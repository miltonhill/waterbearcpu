==> flow/design.v <==
module dff(clk,rst,d,q); 
input clk,rst;
input [7:0]d;
output [7:0]q;
reg [7:0]q;
always@(posedge clk)
begin
if(rst==1)
begin
q=0;
end
else
begin
q=d;
end
end
endmodule
module filterfir(clk,rst,x,dataout);
input [7:0]x;
input clk,rst;
output [9:0]dataout;
wire [7:0]d1,d2,d3;
wire [7:0]m1,m2,m3,m4,m5;
wire [7:0]d11,d12,d13,d14;
parameter h0=3'b101;
parameter h1=3'b100;
parameter h2=3'b011;
parameter h3=3'b010;
parameter h4=3'b001;
assign m1=x>>h0;
dff u2(clk,rst,x,d11);
assign m2=d11>>h1;
assign d1=m1+m2;
dff u4(clk,rst,d11,d12);
assign m3=d12>>h2;
assign d2=d1+m3;
dff u6(clk,rst,d12,d13);
assign m4=d13>>h3;
assign d3=d2+m4;
dff u8(clk,rst,d13,d14);
assign m5=d14>>h4;
assign dataout=d3+m5;
endmodule
From RTL to reports: filterfir
Tool output for the design above, in the order of the flow. Line numbers count from 1 in the design file above. Operators: Yosys type, input widths -> output width; for muxes data width and select width s. Library cell names are shortened. A cell with -- has no value.

Top module: filterfir. Clock port: clk. Library: sky130hd. Corner: tt_025C_1v80.

After elaboration
Yosys after proc, flatten, opt, wreduce and memory -nomap, before mapping. Enables and synchronous resets that opt folds into registers are not counted as muxes. Memory bits, and registers merged into a memory's read port (data or address), are not among the register bits. Print and check cells are not counted. Equal cells are merged and count once.

For bits in registers the number is 32. The figure for cells after elaboration is 8. The figure for output and inout bits is 10.

The entry for add/sub/neg operators reads 4.

Operators with widths (number): $add 7x7->8 (1); $add 6x6->7 (1); $add 5x5->6 (1); $add 3x4->5 (1).

Logic depth
Depth = most cells in a row (Yosys ltp): at word level without a register or memory, in the mapped netlist without a sequential cell, where the memories' decode and read muxes count.

For depth in word-level cells the number is 4. The figure for ABC_AREA is 0. The entry for mapped depth reads 11.

Netlist
Yosys stat after the flow's synthesis: flattened, memories mapped to cells. It holds for the ABC_AREA given above (unset counts as 0); a run with the other value may have another netlist. The area totals of this step are shown rounded.

Cells by type (number): dfxtp_1 (28); fa_1 (12); ha_1 (14); nor2b_1 (18); inv_1 (27); nor2_1 (10); xnor2_1 (2); a211oi_1 (2); buf_4 (2); nor3b_1 (2); a21oi_1 (2); o21ai_0 (2); or4b_1 (1); a21o_2 (1); o2111ai_1 (1); o221ai_1 (1); or3b_1 (1); or3b_2 (1).

Other cell types: 12; their cells: 12.

The figure for area of sequential cells is 561 µm². The entry for buffer cells reads 5. Mapped cells: 139. Under chip area (Yosys) stands 1430 µm². Flip-flop cells: 28.

By module: a second synthesis without flattening, with its own total; a netlist apart from the flattened one above.

For cell total of the unflattened synthesis the number is 143. The figure for area (unflattened synthesis) is 1550 µm².

Rows give one instance, submodules left out.

By module: dff (times used 4, area 210 µm², sequential area 160 µm², cells 16); filterfir (times used 1, area 704 µm², sequential area 0.0 µm², cells 79).

Path before layout
Source: OpenSTA report_checks on the synthesized netlist (no wires, ideal clock, input and output delay 20% of the period each), path of least setup slack; recovery checks are left aside. Register names are those of the netlist, which keeps one name where synthesis merged equal registers.

Path kind: input to output. Start: input port x[6]. End: output port dataout[7]. The entry for external output delay reads 1238 ps. For setup slack the number is 734 ps. The figure for driving pins on the path is 10. For clock period the number is 6190 ps. The figure for time at the first pin is 1238 ps. Under path delay stands 2980 ps. Arrival time: 4218 ps. The entry for synthesis period reached reads 5456 ps.

"path delay" is the arrival time less input delay plus setup time. A path that ends at an output port has no setup time. "driving pins on the path": output pins that drive a net of the path, with the launching flip-flop's if there is one; two outputs of one cell count as two. "synthesis period reached" = period - worst setup slack (recovery checks aside). The figure is calculated, with input and output delays left at 20% of the set period. The rows between start and end are the longest chain of elaborated cells between them; the timing report does not say that the signal goes this way. Where chains are equally long, one stands for them. Each line given opens the expression or statement behind the cell; cells for indexed reads and writes are added by Yosys, which also makes memories of some case tables.

Path through: inv_1 > fa_1 > fa_1 > fa_1 > inv_1 > ha_1 > fa_1 > a211oi_1 > nor3_1 > or3b_1. For length of the longest elaborated chain the number is 4. For elaborated cells on any way between the ends the number is 4. For RTL lines with such cells the number is 4. Classes of those cells: 4 x add/sub.

RTL lines, path after synthesis: from (decl) (RTL line 19) `input [7:0]x;`; $add 3x4->5 (RTL line 33) `assign d1=m1+m2;`; $add 5x5->6 (RTL line 36) `assign d2=d1+m3;`; $add 6x6->7 (RTL line 39) `assign d3=d2+m4;`; $add 7x7->8 (RTL line 42) `assign dataout=d3+m5;`; to (decl) (RTL line 21) `output [9:0]dataout;`.

Path in the finished layout
Path of least setup slack in the final report of record 1 (OpenROAD, finished layout, wires in). Where an end is a register, its clock arrival counts in the times. The path's times are printed in steps of 10 ps; the period is the one set.

Path kind: input to output. Start: input port x[6]. End: output port dataout[7]. For clock period the number is 3200 ps. The entry for external output delay reads 640 ps. Arrival time: 3620 ps. The figure for driving pins on the path is 12. The figure for time at the first pin is 640 ps. For setup slack the number is -1060 ps.

The rows between start and end are the longest chain of elaborated cells between them; the timing report does not say that the signal goes this way. Where chains are equally long, one stands for them.

Path through: buf_8 > inv_8 > fa_1 > fa_1 > fa_1 > inv_2 > ha_4 > fa_2 > a211oi_4 > nor3_2 > or3b_1 > buf_2. For length of the longest elaborated chain the number is 4. For elaborated cells on any way between the ends the number is 4. For RTL lines with such cells the number is 4. Classes of those cells: 4 x add/sub.

RTL lines, path post-layout: from (decl) (RTL line 19) `input [7:0]x;`; $add 3x4->5 (RTL line 33) `assign d1=m1+m2;`; $add 5x5->6 (RTL line 36) `assign d2=d1+m3;`; $add 6x6->7 (RTL line 39) `assign d3=d2+m4;`; $add 7x7->8 (RTL line 42) `assign dataout=d3+m5;`; to (decl) (RTL line 21) `output [9:0]dataout;`.

Subject: filterfir on sky130hd, stored results

Hello all,

Below are 2 stored runs of the flow (Yosys, OpenROAD; platform sky130hd) on filterfir, each with its settings and what was measured, unordered. Constraints: input delay and output delay 20% of the set period each, output load 0.01 pF. By "achieved period" is meant the clock period of the run minus its worst setup slack. This is arithmetic on one report: input and output delays are still those of the set period (20% each). "total power after layout" is the tool's figure for a default switching activity; nothing was simulated. Results are given in rounded form.

Record 1 has these settings: period_ns 3.2; CORE_UTILIZATION 42; SETUP_SLACK_MARGIN 0.66; PLACE_DENSITY_LB_ADDON 0.02; HOLD_SLACK_MARGIN 0.19; CELL_PAD_IN_SITES_GLOBAL_PLACEMENT 3; CELL_PAD_IN_SITES_DETAIL_PLACEMENT 0; TNS_END_PERCENT 50; GPL_TIMING_DRIVEN 1; GPL_ROUTABILITY_DRIVEN 0; CTS_CLUSTER_SIZE 33; CAP_MARGIN 20; CORE_MARGIN 2; SLEW_MARGIN 20. The mapped cell area after synthesis reads 1,430 µm². The full die area is 3,880 µm². For the standard-cell area of the final layout the run shows 1,890 µm². The worst setup slack after layout stands at -1,060 ps. The measured smallest hold slack is 453 ps. The total power after layout reads 0.745 mW. The measured achieved period is 4,261 ps.

Record 2 has these settings: period_ns 5.21; CORE_UTILIZATION 71; SETUP_SLACK_MARGIN 0.97; PLACE_DENSITY 0.43; CORE_ASPECT_RATIO 0.8; CORE_MARGIN 6; TNS_END_PERCENT 40; ABC_AREA 0; GPL_ROUTABILITY_DRIVEN 1; CTS_CLUSTER_SIZE 50; SLEW_MARGIN 0; MIN_ROUTING_LAYER met1; CAP_MARGIN 20. Outcome: stopped before the end: clock tree synthesis reported DPL-0038.

Thanks
